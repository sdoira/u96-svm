==> flow/design.v <==
`timescale 1 ns / 1 ps
module csi_if (
	rst_n, clk,
	ibus_cs,
	ibus_wr,
	ibus_addr,
	ibus_wrdata,
	ibus_rddata,
	vrst_n,
	tvalid_in,
	tready_in,
	tuser_in,
	tlast_in,
	tdata_in,
	tdest_in,
	tkeep_in,
	tvalid_out,
	tready_out,
	tuser_out,
	tlast_out,
	tdata_out,
	tdest_out,
	tkeep_out
);
input			rst_n, clk;
input			ibus_cs;
input			ibus_wr;
input	[7:0]	ibus_addr;
input	[31:0]	ibus_wrdata;
output	[31:0]	ibus_rddata;
output			vrst_n;
input			tvalid_in;
output			tready_in;
input			tuser_in;
input			tlast_in;
input	[15:0]	tdata_in;
input	[3:0]	tdest_in;
input	[3:0]	tkeep_in;
output			tvalid_out;
input			tready_out;
output			tuser_out;
output			tlast_out;
output	[15:0]	tdata_out;
output	[3:0]	tdest_out;
output	[3:0]	tkeep_out;
reg				ctrl;
reg		[3:0]	ptn_sel;
wire			vrst_n;
wire	[31:0]	ibus_rddata;
reg				tlast_in_r;
reg		[15:0]	col, col_r;
wire			sof;
reg		[15:0]	row, row_r;
reg		[31:0]	frm_len, frm_len_r;
reg		[31:0]	frm_cnt;
reg		[7:0]	ptn1, ptn2, ptn3;
reg		[12:0]	ptn4_cnt1;
reg		[2:0]	ptn4_cnt2;
wire	[15:0]	ptn4;
wire	[7:0]	ptn5;
reg				tvalid_out;
reg				tready_in;
reg				tuser_out, tlast_out;
reg		[15:0]	tdata_out;
reg		[3:0]	tdest_out, tkeep_out;
always @(negedge rst_n or posedge clk) begin
	if (~rst_n) begin
		ctrl    <= 1'b0;
		ptn_sel <= 4'b0;
	end
	else begin
		if (ibus_cs & ibus_wr) begin
			case (ibus_addr[7:2])
				6'h00: ctrl    <= ibus_wrdata[    0];
				6'h03: ptn_sel <= ibus_wrdata[ 3: 0];
				default: begin
					ctrl    <= ctrl;
					ptn_sel <= ptn_sel;
				end
			endcase
		end
	end
end
assign vrst_n = ctrl;
assign ibus_rddata[31:0] = (
	(~ibus_cs)               ?  32'b0 :
	(ibus_addr[7:2] == 6'h0) ? {31'b0, ctrl} :
	(ibus_addr[7:2] == 6'h1) ?  32'b0 :
	(ibus_addr[7:2] == 6'h2) ? {row_r[15:0], col_r[15:0]} :
	(ibus_addr[7:2] == 6'h3) ? {28'b0, ptn_sel[3:0]} :
	(ibus_addr[7:2] == 6'h4) ? {frm_len_r[31:0]} :
	(ibus_addr[7:2] == 6'h5) ? {frm_cnt[31:0]} :
	                            32'b0
);
always @(negedge rst_n or posedge clk) begin
	if (~rst_n) begin
		tlast_in_r <= 1'b0;
	end
	else begin
		tlast_in_r <= tlast_in;
	end
end
always @(negedge rst_n or posedge clk) begin
	if (~rst_n) begin
		col <= 16'b0;
	end
	else begin
		if (~vrst_n) begin
			col <= 0;
		end
		else if (tlast_in_r) begin
			col <= 0;
		end
		else if (tvalid_in) begin
			col <= col + 1'b1;
		end
	end
end
always @(negedge rst_n or posedge clk) begin
	if (~rst_n) begin
		col_r <= 16'b0;
	end
	else begin
		if (~vrst_n) begin
			col_r <= 0;
		end
		else if (tlast_in_r) begin
			col_r <= col;
		end
	end
end
assign sof = tuser_in;  
always @(negedge rst_n or posedge clk) begin
	if (~rst_n) begin
		row <= 16'b0;
	end
	else begin
		if (sof) begin
			row <= 0;
		end
		else if (tlast_in) begin
			row <= row + 1'b1;
		end
	end
end
always @(negedge rst_n or posedge clk) begin
	if (~rst_n) begin
		row_r <= 16'b0;
	end
	else begin
		if (~vrst_n) begin
			row_r <= 0;
		end
		else if (sof) begin
			row_r <= row;
		end
	end
end
always @(negedge rst_n or posedge clk) begin
	if (~rst_n) begin
		frm_len <= 32'b0;
	end
	else begin
		if (~vrst_n | sof) begin
			frm_len <= 0;
		end
		else begin
			frm_len <= frm_len + 1'b1;
		end
	end
end
always @(negedge rst_n or posedge clk) begin
	if (~rst_n) begin
		frm_len_r <= 32'b0;
	end
	else begin
		if (~vrst_n) begin
			frm_len_r <= 0;
		end
		else if (sof) begin
			frm_len_r <= frm_len;
		end
	end
end
always @(negedge rst_n or posedge clk) begin
	if (~rst_n) begin
		frm_cnt <= 32'b0;
	end
	else begin
		if (~vrst_n) begin
			frm_cnt <= 0;
		end
		else if (sof) begin
			frm_cnt <= frm_cnt + 1'b1;
		end
	end
end
always @(negedge rst_n or posedge clk) begin
	if (~rst_n) begin
		ptn1 <= 8'b0;
	end
	else begin
		if (sof | tlast_in) begin
			ptn1 <= 0;
		end
		else if (tvalid_in) begin
			ptn1 <= ptn1 + 1'b1;
		end
	end
end
always @(negedge rst_n or posedge clk) begin
	if (~rst_n) begin
		ptn2 <= 8'b0;
	end
	else begin
		if (sof) begin
			ptn2 <= 0;
		end
		else if (tlast_in) begin
			ptn2 <= ptn2 + 1'b1;
		end
	end
end
always @(negedge rst_n or posedge clk) begin
	if (~rst_n) begin
		ptn3 <= 8'b0;
	end
	else begin
		if (sof) begin
			ptn3 <= ptn3 + 1'b1;
		end
	end
end
always @(negedge rst_n or posedge clk) begin
	if (~rst_n) begin
		ptn4_cnt1 <= 13'b0;  
		ptn4_cnt2 <=  3'b0;  
	end
	else begin
		if (sof | tlast_in) begin
			ptn4_cnt1 <= 0;
			ptn4_cnt2 <= 0;
		end
		else if (tvalid_in) begin
			if (ptn4_cnt1 == col_r[15:3] - 1'b1) begin
				ptn4_cnt1 <= 0;
				ptn4_cnt2 <= ptn4_cnt2 + 1'b1;
			end
			else begin
				ptn4_cnt1 <= ptn4_cnt1 + 1'b1;
			end
		end
	end
end
assign ptn4[15:8] = (  
	(ptn4_cnt2[2:0] == 0) ? 255 :
	(ptn4_cnt2[2:0] == 1) ? 255 :
	(ptn4_cnt2[2:0] == 2) ? 215 :
	(ptn4_cnt2[2:0] == 3) ? 199 :
	(ptn4_cnt2[2:0] == 4) ?  79 :
	(ptn4_cnt2[2:0] == 5) ?  63 :
	(ptn4_cnt2[2:0] == 6) ?  15 :
	                          0
);
assign ptn4[7:0] = (  
	(ptn4_cnt2[2:0] == 0) ? ((~col[0]) ? 128 : 128) :
	(ptn4_cnt2[2:0] == 1) ? ((~col[0]) ?   0 : 143) :
	(ptn4_cnt2[2:0] == 2) ? ((~col[0]) ? 223 :   0) :
	(ptn4_cnt2[2:0] == 3) ? ((~col[0]) ?   0 :   0) :
	(ptn4_cnt2[2:0] == 4) ? ((~col[0]) ? 255 : 255) :
	(ptn4_cnt2[2:0] == 5) ? ((~col[0]) ?  32 : 255) :
	(ptn4_cnt2[2:0] == 6) ? ((~col[0]) ? 255 : 112) :
	                        ((~col[0]) ? 128 : 128)
);
assign ptn5[7:0] = (col[6] ^ row[6]) ? 8'd0 : 8'd255;
always @(negedge rst_n or posedge clk) begin
	if (~rst_n) begin
		tvalid_out <=  1'b0;
		tready_in  <=  1'b0;
		tuser_out  <=  1'b0;
		tlast_out  <=  1'b0;
		tdata_out  <= 16'b0;
		tdest_out  <=  4'b0;
		tkeep_out  <=  4'b0;
	end
	else begin
		tvalid_out <= tvalid_in;
		tready_in  <= tready_out;
		tuser_out  <= tuser_in;
		tlast_out  <= tlast_in;
		tdata_out  <= (
			(~tvalid_in)        ? 16'h0080           :
			(ptn_sel[3:0] == 0) ? tdata_in[15:0]     :
			(ptn_sel[3:0] == 1) ? {ptn1[7:0], 8'h80} :
			(ptn_sel[3:0] == 2) ? {ptn2[7:0], 8'h80} :
			(ptn_sel[3:0] == 3) ? {ptn3[7:0], 8'h80} :
			(ptn_sel[3:0] == 4) ?  ptn4[15:0]        :
			(ptn_sel[3:0] == 5) ? {ptn5[7:0], 8'h80} :
			                      tdata_in[15:0]
		);
		tdest_out  <= tdest_in[3:0];
		tkeep_out  <= tkeep_in[3:0];
	end
end
endmodule
# == Step by step through the tools: csi_if ==
# What the tools print for csi_if, step after step.
# Line numbers count from 1 in the design file above.
# Library cell names are shortened.
# Not given: --
# design
design,csi_if
clock_port,clk
lib,sky130hd
pvt_corner,tt_025C_1v80

# == Word level ==
# Source: Yosys, flattened and elaborated, memories not mapped. Widths are those after wreduce. Registers that Yosys merges into a memory's read port (data or address) are not register bits. Print and check cells do not count. Equal cells are merged and count once.
# op_classes
add_sub_neg,10
n_mul,0
div,0
n_cmp,0
n_eq,20
n_shift,0
mux,57
bitwise,5
reduce_logical,9
# op_table
cell,count
32-bit 2-to-1 mux,12
16-bit 2-to-1 mux,16
8-bit 2-to-1 mux,20
32-bit by 1-bit adder with 32-bit output with constant B,2
13-bit 2-to-1 mux,3
16-bit by 1-bit adder with 16-bit output with constant B,2
8-bit by 1-bit adder with 8-bit output with constant B,3
13-bit by 1-bit adder with 13-bit output with constant B,1
13-bit by 1-bit subtractor with 13-bit output with constant B,1
13-bit equality test,1
6-bit by 2-bit equality test with 1-bit output with constant B,2
6-bit by 3-bit equality test with 1-bit output with constant B,2
3-bit equality test with constant B,3
3-bit 2-to-1 mux,3
4-bit by 2-bit equality test with 1-bit output with constant B,2
4-bit by 3-bit equality test with 1-bit output with constant B,2
7-bit 2-to-1 mux,1
2-bit AND reduction,3
2-bit nonzero test,3
3-bit by 2-bit equality test with 1-bit output with constant B,2
6-bit by 1-bit equality test with 1-bit output with constant B,1
6-bit logical NOT,1
6-bit 2-to-1 mux,1
2-bit != test with constant B,2
4-bit by 1-bit equality test with 1-bit output with constant B,1
4-bit logical NOT,1
4-bit 2-to-1 mux,1
3-bit by 1-bit adder with 3-bit output with constant B,1
# Other operator kinds: 7; their cells: 8.
# word_totals
reg_bits,233
latch_bits,0
ramBits,0
rom_bits,0
clocked_rd_ports_x_width,0
memories,0
inputBits,72
out_inout_bits,61

# == Depth ==
# Depth = most cells in a row (Yosys ltp): at word level without a register or memory, in the mapped netlist without a sequential cell, where the memories' decode and read muxes count.
# logic_depth
ltp_word,14
ABC_AREA,0
depth_mapped,9

# == Mapped cells and area ==
# Yosys stat after the flow's synthesis: flattened, memories mapped to cells. It holds for the ABC_AREA given above (unset counts as 0); a run with the other value may have another netlist.
# Totals and module areas in this step are rounded.
# types
type,count,area_total_um2
dfrtp_1,233,5.83E+03
mux2i_1,75,750.72
xor2_1,69,604.33
nor2_1,157,589.315
nor2b_1,75,469.2
xnor2_1,48,420.403
clkbuf_1,65,243.984
a21oi_1,48,240.23
nand3_1,47,235.226
a22oi_1,31,232.723
nand2_1,59,221.462
and2_1,31,193.936
and3_1,28,175.168
ha_1,14,175.168
nand4_1,28,175.168
o21ai_0,33,165.158
mux2_2,14,157.651
nor3_1,29,145.139
# Not listed: further types 43, cells in them 170.
# synth_totals
mapped_cells,1254
mapped_area_um2,12000
ffs,233
n_buf,78

# == Worst setup path after synthesis ==
# OpenSTA on the mapped netlist: ideal clock, no wires. The path of least setup slack (recovery checks aside). Input and output delay are each 20% of the period. Register names are those of the netlist, which keeps one name where synthesis merged equal registers.
# synth_timing
path_type,input to output
startpoint,in ibus_addr[7]
endpoint,out ibus_rddata[11]
clock_period_ps,3370
input_delay_ps,674
output_delay_ps,674
launch_ps,674
t_arrival_ps,2212
required_time_ps,2696
setup_slack_ps,484
path_delay_ps,1538
path_stages,8
path_buffers,3
synth_period_reached_ps,2886
# "path_delay_ps" is the arrival time less input delay plus setup time.
# At an output port there is no setup time.
# "path_stages": output pins that drive a net of the path, with the launching flip-flop's if there is one; two outputs of one cell count as two.
# "synth_period_reached_ps" = period - worst setup slack (recovery checks aside). The figure is calculated, with input and output delays left at 20% of the set period.
# The rows between start and end are the longest chain of elaborated cells between them; the timing report does not say that the signal goes this way. Where chains are equally long, one stands for them.
# A line is the first line of the expression or statement that the cell stems from. Yosys adds cells for indexed reads and writes and turns some case tables into memories.
# synth_between
path_cell_list,nor2_1 -> nor4bb_1 -> clkbuf_1 -> and2_1 -> clkbuf_1 -> clkbuf_1 -> a21oi_1 -> nor2_1
elab_chain_len,8
cone_cells,13
classes_between,eq/ne: 5; mux: 7; reduce/logical: 1
# synth_lines
item,line,source
from (decl),28,input [7:0] ibus_addr;
6-bit by 3-bit equality test with 1-bit output,92,(ibus_addr[7:2] == 6'h5) ? {frm_cnt[31:0]} :
32-bit 2-to-1 mux,92,
32-bit 2-to-1 mux,91,(ibus_addr[7:2] == 6'h4) ? {frm_len_r[31:0]} :
32-bit 2-to-1 mux,90,"(ibus_addr[7:2] == 6'h3) ? {28'b0, ptn_sel[3:0]} :"
32-bit 2-to-1 mux,89,"(ibus_addr[7:2] == 6'h2) ? {row_r[15:0], col_r[15:0]} :"
32-bit 2-to-1 mux,88,(ibus_addr[7:2] == 6'h1) ? 32'b0 :
32-bit 2-to-1 mux,87,"(ibus_addr[7:2] == 6'h0) ? {31'b0, ctrl} :"
32-bit 2-to-1 mux,86,(~ibus_cs) ? 32'b0 :
to (decl),30,output [31:0] ibus_rddata;

# == Path in the finished layout ==
# Path of least setup slack in the final report of run 1 (OpenROAD, finished layout, wires in). Where an end is a register, its clock arrival counts in the times.
# The report prints the path's times to 10 ps; the period is as set.
# layout_timing
path_type,input to output
startpoint,in ibus_addr[3]
endpoint,out ibus_rddata[12]
clock_period_ps,4410
input_delay_ps,880
output_delay_ps,880
launch_ps,880
t_arrival_ps,3230
required_time_ps,3530
setup_slack_ps,290
path_stages,9
path_buffers,4
# The rows between start and end are the longest chain of elaborated cells between them; the timing report does not say that the signal goes this way. Where chains are equally long, one stands for them.
# layout_between
path_cell_list,clkdlybuf4s50_1 -> nor4bb_4 -> buf_4 -> buf_12 -> a22oi_1 -> nor2_1 -> a21oi_1 -> nor2_1 -> clkdlybuf4s50_1
elab_chain_len,8
cone_cells,13
classes_between,eq/ne: 5; mux: 7; reduce/logical: 1
# layout_lines
item,line,source
from (decl),28,input [7:0] ibus_addr;
6-bit by 3-bit equality test with 1-bit output,92,(ibus_addr[7:2] == 6'h5) ? {frm_cnt[31:0]} :
32-bit 2-to-1 mux,92,
32-bit 2-to-1 mux,91,(ibus_addr[7:2] == 6'h4) ? {frm_len_r[31:0]} :
32-bit 2-to-1 mux,90,"(ibus_addr[7:2] == 6'h3) ? {28'b0, ptn_sel[3:0]} :"
32-bit 2-to-1 mux,89,"(ibus_addr[7:2] == 6'h2) ? {row_r[15:0], col_r[15:0]} :"
32-bit 2-to-1 mux,88,(ibus_addr[7:2] == 6'h1) ? 32'b0 :
32-bit 2-to-1 mux,87,"(ibus_addr[7:2] == 6'h0) ? {31'b0, ctrl} :"
32-bit 2-to-1 mux,86,(~ibus_cs) ? 32'b0 :
to (decl),30,output [31:0] ibus_rddata;

--- measured runs ---
2 stored runs of csi_if in the flow (synthesis by Yosys, layout by OpenROAD, sky130hd cells), in arbitrary order. Constraints: input delay and output delay 20% of the set period each, output load 0.01 pF.
"period_reached_ps" = clock period - worst setup slack. The figure is calculated, with input and output delays left at 20% of the set period.
"worst_path_ps": the worst setup path's part of the clock period (all of it between registers, 20% less for each end at a port) less its slack. A launch clock that arrives late makes it longer, a capture clock that arrives late makes it shorter.
"final_power_w": no workload was simulated; the value follows from the tool's default switching activity.
"worst_path_ps" is given in steps of 10 ps.
Results are given in rounded form.

Run 1, flow files:
==> flow/run.sh <==
#!/bin/bash
# the make line also repeats the synthesis and layout settings of config.mk as NAME=value (left out here)
make -C /OpenROAD-flow-scripts/flow DESIGN_CONFIG=/design/flow/config.mk WORK_HOME=/design/flow/orfs CLKGATE_MAP_FILE= finish
==> flow/config.mk <==
export PLATFORM = sky130hd
export DESIGN_NAME = csi_if
export DESIGN_NICKNAME = csi_if
export VERILOG_FILES = /design/flow/design.v
export SDC_FILE = /design/flow/constraint.sdc
export NUM_CORES = 4
export LEC_CHECK = 0
export CAP_MARGIN = 20
export CELL_PAD_IN_SITES_DETAIL_PLACEMENT = 2
export CORE_MARGIN = 2
export CORE_UTILIZATION = 37
export CTS_CLUSTER_DIAMETER = 160
export CTS_CLUSTER_SIZE = 49
export HOLD_SLACK_MARGIN = 0.26
export MIN_ROUTING_LAYER = met1
export PLACE_DENSITY = 0.78
export SETUP_SLACK_MARGIN = 0.17
export SLEW_MARGIN = 20
==> flow/constraint.sdc <==
create_clock -name core_clock -period 4.41 [get_ports {clk}]
set_input_delay 0.8820 -clock core_clock [delete_from_list [all_inputs] [get_ports {clk}]]
set_output_delay 0.8820 -clock core_clock [all_outputs]
set_load 0.01 [all_outputs]

==> results of run 1, as CSV <==
result,value
ws_setup_ps,290
die_area_um2,34000
synth_chip_area_um2,12000
layout_utilization_pct,43
tns_setup_ps,0
period_reached_ps,4117
final_power_w,0.0038
worst_path_ps,2350
timing.worst_path_kind,"input to output"
stdcell_area_um2,14000

Run 2, flow files:
==> flow/run.sh <==
#!/bin/bash
# the make line also repeats the synthesis and layout settings of config.mk as NAME=value (left out here)
make -C /OpenROAD-flow-scripts/flow DESIGN_CONFIG=/design/flow/config.mk WORK_HOME=/design/flow/orfs CLKGATE_MAP_FILE= finish
==> flow/config.mk <==
export PLATFORM = sky130hd
export DESIGN_NAME = csi_if
export DESIGN_NICKNAME = csi_if
export VERILOG_FILES = /design/flow/design.v
export SDC_FILE = /design/flow/constraint.sdc
export NUM_CORES = 4
export LEC_CHECK = 0
export ABC_AREA = 0
export CAP_MARGIN = 5
export CELL_PAD_IN_SITES_DETAIL_PLACEMENT = 0
export CELL_PAD_IN_SITES_GLOBAL_PLACEMENT = 2
export CORE_MARGIN = 2
export CORE_UTILIZATION = 67
export CTS_CLUSTER_DIAMETER = 341
export MIN_ROUTING_LAYER = met1
export PLACE_DENSITY = 0.6
export SETUP_SLACK_MARGIN = 0.33
export SLEW_MARGIN = 0
==> flow/constraint.sdc <==
create_clock -name core_clock -period 1.68 [get_ports {clk}]
set_input_delay 0.3360 -clock core_clock [delete_from_list [all_inputs] [get_ports {clk}]]
set_output_delay 0.3360 -clock core_clock [all_outputs]
set_load 0.01 [all_outputs]

Run 2: no final report: placement broke off with GPL-0301
--- end ---
