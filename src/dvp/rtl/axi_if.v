==> flow/design.v <==
`timescale 1 ns / 1 ps
module axi_if #(
	parameter integer C_S_AXI_DATA_WIDTH = 32,
	parameter integer C_S_AXI_ADDR_WIDTH = 14,
	parameter integer VERSION = 32'h0000
)(
	axi_aclk,
	axi_aresetn,
	axi_awaddr,
	axi_awprot,
	axi_awvalid,
	axi_awready,
	axi_wdata,
	axi_wstrb,
	axi_wvalid,
	axi_wready,
	axi_bresp,
	axi_bvalid,
	axi_bready,
	axi_araddr,
	axi_arprot,
	axi_arvalid,
	axi_arready,
	axi_rdata,
	axi_rresp,
	axi_rvalid,
	axi_rready,
	led,
	gpio_in,
	hgt,
	wdt,
	addr,
	cs,
	wr,
	wrdata,
	rddata,
	grb_r_done,
	grb_l_done,
	intr
);
input			axi_aclk;
input			axi_aresetn;
input	[13:0]	axi_awaddr;
input	[2:0]	axi_awprot;
input			axi_awvalid;
output			axi_awready;
input	[31:0]	axi_wdata;
input	[3:0]	axi_wstrb;
input			axi_wvalid;
output			axi_wready;
output	[1:0]	axi_bresp;
output			axi_bvalid;
input			axi_bready;
input	[13:0]	axi_araddr;
input	[2:0]	axi_arprot;
input			axi_arvalid;
output			axi_arready;
output	[31:0]	axi_rdata;
output	[1:0]	axi_rresp;
output			axi_rvalid;
input			axi_rready;
output	[1:0]	led;
input	[1:0]	gpio_in;
output	[10:0]	hgt, wdt;
output	[11:0]	addr;
output	[3:0]	cs;
output			wr;
output	[31:0]	wrdata;
input	[31:0]	rddata;
input			grb_r_done;
input			grb_l_done;
output			intr;
reg				axi_awready;
reg				aw_en;
reg		[13:0] 	axi_awaddr_r;
reg				axi_wready;
wire			slv_reg_wren;
reg		[31:0]	testpad;
reg		[1:0]	led;
reg		[31:0]	intr_enb;
reg		[10:0]	hgt, wdt;
reg				axi_bvalid;
reg		[1:0] 	axi_bresp;
reg		[35:0]	timer;
reg		[31:0]	intr_sts;
wire			intr;
reg				axi_arready;
reg		[13:0] 	axi_araddr_r;
wire			rd_trig;
reg		[3:0]	rd_trig_r;
reg				axi_rvalid;
reg		[1:0] 	axi_rresp;
wire			slv_reg_rden;
wire	[31:0]	reg_data_out;
reg		[31:0]	axi_rdata;
reg		[13:0]	S_AXI_ARADDR_1;
wire	[13:0]	addr_full;
wire	[11:0]	addr;
wire	[31:0]	wrdata;
wire			wr;
always @(posedge axi_aclk) begin
	if	(~axi_aresetn) begin
		axi_awready <= 1'b0;
		aw_en       <= 1'b1;
	end 
	else begin
		if (~axi_awready && axi_awvalid && axi_wvalid && aw_en) begin
			axi_awready <= 1'b1;
			aw_en       <= 1'b0;
		end
		else if (axi_bready && axi_bvalid) begin
			aw_en       <= 1'b1;
			axi_awready <= 1'b0;
		end
		else begin
			axi_awready <= 1'b0;
		end
	end
end
always @(posedge axi_aclk) begin
	if (~axi_aresetn) begin
		axi_awaddr_r <= 0;
	end 
	else begin
    	if (~axi_awready && axi_awvalid && axi_wvalid && aw_en) begin
			axi_awaddr_r <= axi_awaddr;
		end
	end
end
always @(posedge axi_aclk) begin
	if (~axi_aresetn) begin
		axi_wready <= 1'b0;
	end 
	else begin
		if (~axi_wready && axi_wvalid && axi_awvalid && aw_en) begin
			axi_wready <= 1'b1;
		end
		else begin
			axi_wready <= 1'b0;
		end
	end
end
assign slv_reg_wren = (axi_wready & axi_wvalid & axi_awready & axi_awvalid);
always @(posedge axi_aclk) begin
	if (~axi_aresetn) begin
		testpad  <= 32'h01234567;
		led      <=  2'b01;
		intr_enb <= 32'b0;
		hgt      <= 11'd480;
		wdt      <= 11'd640;
	end 
	else begin
		if (slv_reg_wren) begin
			case (axi_awaddr_r[13:2])
				12'h001: testpad  <= axi_wdata;
				12'h002: led      <= axi_wdata[1:0];
				12'h005: intr_enb <= axi_wdata;
				12'h008: begin
					hgt           <= axi_wdata[26:16];
					wdt           <= axi_wdata[10: 0];
				end
				default: begin
					testpad  <= testpad;
					led      <= led;
					intr_enb <= intr_enb;
					hgt      <= hgt;
					wdt      <= wdt;
				end
			endcase
		end
	end
end
always @(posedge axi_aclk) begin
	if (~axi_aresetn) begin
		axi_bvalid  <= 0;
		axi_bresp   <= 2'b0;
	end 
	else begin
		if (axi_awready && axi_awvalid && ~axi_bvalid && axi_wready && axi_wvalid) begin
			axi_bvalid <= 1'b1;
			axi_bresp  <= 2'b0;  
		end
		else begin
			if (axi_bready && axi_bvalid) begin
				axi_bvalid <= 1'b0; 
			end
		end
	end
end
always @(posedge axi_aclk) begin
	if (~axi_aresetn) begin
		timer <= 36'b0;
	end 
	else begin
		timer <= timer + 1'b1;
	end
end
always @(negedge axi_aresetn or posedge axi_aclk) begin
	if (~axi_aresetn) begin
		intr_sts <= 32'b0;
	end 
	else begin
		if (slv_reg_wren & axi_awaddr_r[13:2] == 12'h006) begin
			intr_sts <= intr_sts & ~axi_wdata;  
		end
		else begin
			intr_sts[31:2] <= 30'b0;
			intr_sts[1] <= (grb_r_done) ? 1'b1 : intr_sts[1];
			intr_sts[0] <= (grb_l_done) ? 1'b1 : intr_sts[0];
		end
	end
end
assign intr = |(intr_enb[31:0] & intr_sts[31:0]);
always @(posedge axi_aclk) begin
	if (~axi_aresetn) begin
		axi_arready  <= 1'b0;
		axi_araddr_r <= 0;
	end 
	else begin
		if (~axi_arready && axi_arvalid) begin
			axi_arready  <= 1'b1;
			axi_araddr_r <= axi_araddr;
		end
		else begin
			axi_arready <= 1'b0;
		end
	end
end
assign rd_trig = (axi_arready && axi_arvalid && ~axi_rvalid);
always @(posedge axi_aclk) begin
	if (~axi_aresetn) begin
		rd_trig_r <= 0;
	end
	else begin
		rd_trig_r <= {rd_trig_r[2:0], rd_trig};
	end
end
always @(posedge axi_aclk) begin
	if (~axi_aresetn) begin
		axi_rvalid <= 0;
		axi_rresp  <= 0;
	end 
	else begin
		if (rd_trig_r[3]) begin
			axi_rvalid <= 1'b1;
			axi_rresp  <= 2'b0;  
		end   
		else if (axi_rvalid && axi_rready) begin
			axi_rvalid <= 1'b0;
		end
	end
end
assign slv_reg_rden = rd_trig_r[2];
assign reg_data_out[31:0] = (
	(axi_araddr_r[13:2] == 12'h000) ? VERSION :
	(axi_araddr_r[13:2] == 12'h001) ? testpad :
	(axi_araddr_r[13:2] == 12'h002) ? {30'b0, led[1:0]} :
	(axi_araddr_r[13:2] == 12'h004) ? timer[35:4] :
	(axi_araddr_r[13:2] == 12'h005) ? intr_enb[31:0] :
	(axi_araddr_r[13:2] == 12'h006) ? intr_sts[31:0] :
	(axi_araddr_r[13:2] == 12'h007) ? {30'b0, gpio_in[1:0]} :
	(axi_araddr_r[13:2] == 12'h008) ? {5'b0, hgt[10:0], 5'b0, wdt[10:0]} :
	                                  rddata[31:0]
);
always @(posedge axi_aclk) begin
	if (~axi_aresetn) begin
		axi_rdata <= 0;
	end 
	else begin
		if (slv_reg_rden) begin
			axi_rdata <= reg_data_out;
		end
	end
end
always @(posedge axi_aclk) begin
	if (~axi_aresetn) begin
		S_AXI_ARADDR_1 <= 0;
	end
	else begin
		if (axi_arvalid & axi_arready) begin
			S_AXI_ARADDR_1 <= axi_araddr;
		end
	end
end
assign addr_full[13:0] = (
	(axi_wvalid)  ? axi_awaddr[13:0] : 
	(axi_arvalid) ? axi_araddr[13:0] :
	                S_AXI_ARADDR_1[13:0]
);
assign addr = addr_full[11:0];
assign wrdata[31:0] = axi_wdata[31:0];
assign cs[0] = (addr_full[13:12] == 2'b00);
assign cs[1] = (addr_full[13:12] == 2'b01);
assign cs[2] = (addr_full[13:12] == 2'b10);
assign cs[3] = (addr_full[13:12] == 2'b11);
assign wr = axi_wready;
endmodule
Tool chain data of axi_if

Tool output for the design above, in the order of the flow.
Line numbers count from 1 in the design file above.
Operators carry their Yosys type and port widths (W data, S select, Z words).
Library cell names are shortened.
The mark -- stands for no value.

Top: axi_if
Clock: axi_aclk
Library: sky130hd
Library corner: tt_025C_1v80

After elaboration

Source: Yosys, flattened and elaborated, memories not mapped. Widths are those after wreduce. Registers that Yosys merges into a memory's read port (data or address) are not register bits. Print and check cells do not count. Equal cells are merged and count once.

Register bits after elaboration: 240
Bits in latches: 0
RAM bits: 0
Memory bits (read-only): 0
Word width x clocked read ports: 0
Memory cells: 0
Input port bits: 113
Cells after elaboration: 100

Add/sub/neg operators: 1
$mul: 0
Divide/modulo/power cells: 0
$lt $le $gt $ge: 0
Eq/ne operators: 15
Shift-type cells: 0
Mux-type cells: 24
Bitwise logic cells: 13
Reduce/logical cells: 27

Operators with widths:

| cell                    | count |
| $mux W32                | 8 |
| $eq A12 B3 Y1 const B   | 6 |
| $and A32 B32 Y32        | 2 |
| $add A36 B1 Y36 const B | 1 |
| $not A32 Y32            | 1 |
| $reduce_or A32 Y1       | 1 |
| $mux W30                | 1 |
| $mux W14                | 2 |
| $eq A12 B1 Y1 const B   | 2 |
| $eq A12 B2 Y1 const B   | 2 |
| $eq A12 B4 Y1 const B   | 2 |
| $logic_and A1 B1 Y1     | 15 |
| $mux W1                 | 13 |
| $logic_not A12 Y1       | 1 |
| $reduce_bool A2 Y1      | 5 |
| $reduce_and A2 Y1       | 4 |
| $and A1 B1 Y1           | 5 |
| $not A1 Y1              | 5 |
| $eq A2 B2 Y1 const B    | 2 |
| $eq A2 B1 Y1 const B    | 1 |
| $logic_not A2 Y1        | 1 |

Logic depth

Depth = most cells in a row (Yosys ltp): at word level without a register or memory, in the mapped netlist without a sequential cell, where the memories' decode and read muxes count.

Depth in word-level cells: 9
ABC_AREA: 0
Depth in mapped cells: 9
Gate-level depth less buffers: 6

Mapped cells and area

Source: synth_stat.txt of the flow (Yosys; design flattened, memories mapped). It holds for the ABC_AREA given above (unset counts as 0); a run with the other value may have another netlist.

Cells by type:

| type     | count | area in all (um2) |
| dfxtp_1  | 204   | 4.08E+03 |
| nand2_1  | 293   | 1.1E+03 |
| dfrtp_1  | 32    | 800.768 |
| a21boi_0 | 98    | 735.706 |
| mux2i_1  | 63    | 630.605 |
| nand3_1  | 59    | 295.283 |
| buf_4    | 37    | 277.766 |
| clkbuf_1 | 67    | 251.491 |
| nor3b_1  | 32    | 240.23 |
| o21ai_0  | 42    | 210.202 |
| a22o_1   | 23    | 201.443 |
| a221o_1  | 20    | 200.192 |
| and2_1   | 32    | 200.192 |
| a22oi_1  | 24    | 180.173 |
| nor2_1   | 48    | 180.173 |
| xnor2_1  | 20    | 175.168 |
| nand4_1  | 17    | 106.352 |
| a311oi_1 | 10    | 87.584 |

Not listed: further types 37, cells in them 163.

Cell count: 1,284
Synthesis area: 11,040.6 um2
Mapped flip-flops: 236
Buffers: 123

Path before layout

Source: OpenSTA report_checks on the synthesized netlist (no wires, ideal clock, input and output delay 20% of the period each), path of least setup slack; recovery checks are left aside. Register names are those of the netlist, which keeps one name where synthesis merged equal registers.

Path kind: input to output
Start point: input port axi_arvalid
End point: output port addr[10]
Clock period: 4,120 ps
Output delay: 824 ps
Data arrival time: 2,026 ps
Required time: 3,296 ps
Slack: 1,270 ps
Delay of the path: 1,202 ps
Stages: 4
Period reached after synthesis: 2,850 ps

"delay of the path" = arrival - input delay + setup time.
At an output port there is no setup time.
"stages": output pins that drive a net of the path, with the launching flip-flop's if there is one; two outputs of one cell count as two.
"period reached after synthesis" is the clock period less the worst setup slack; recovery checks do not enter. This is arithmetic on one report: input and output delays are still those of the set period (20% each).
The rows between start and end are the longest chain of elaborated cells between them; the timing report does not say that the signal goes this way. Where chains are equally long, one stands for them.
A line is the first line of the expression or statement that the cell stems from. Yosys adds cells for indexed reads and writes and turns some case tables into memories.

Path through: clkbuf_1 > clkbuf_1 > mux2i_1 > o21ai_0
Cells in the longest elaborated chain: 2
Elaborated cells between the ends (all ways): 2
RTL lines with such cells: 2

RTL lines, path post-synthesis:

| item               | line | RTL |
| start: declaration | 56   | `input axi_arvalid;` |
| $mux W14           | 287  | `(axi_arvalid) ? axi_araddr[13:0] :` |
| $mux W14           | 286  | `(axi_wvalid) ? axi_awaddr[13:0] :` |
| end: declaration   | 65   | `output [11:0] addr;` |

Wiki page: axi_if / flow data

Stored flow runs of axi_if (2 of them; Yosys, OpenROAD, sky130hd). They differ in their settings and are not a sequence. Constraints: input delay and output delay 20% of the set period each, output load 0.01 pF.
A setting shown as - is not set for that run.

| name                               | run A | run B |
| period_ns                          | 1.4   | 3.48  |
| CORE_UTILIZATION                   | 69    | 68    |
| PLACE_DENSITY_LB_ADDON             | 0.09  | 0.15  |
| CELL_PAD_IN_SITES_GLOBAL_PLACEMENT | 3     | 2     |
| GPL_TIMING_DRIVEN                  | 1     | -     |
| CAP_MARGIN                         | 20    | 20    |
| CORE_MARGIN                        | 2     | 2     |
| SLEW_MARGIN                        | 20    | 20    |
| SETUP_SLACK_MARGIN                 | -     | -0.05 |
| HOLD_SLACK_MARGIN                  | -     | 0.24  |
| CORE_ASPECT_RATIO                  | -     | 0.89  |
| TNS_END_PERCENT                    | -     | 95    |

Run A: unfinished; error FLW-0024 in placement
Run B: unfinished; error FLW-0024 in placement
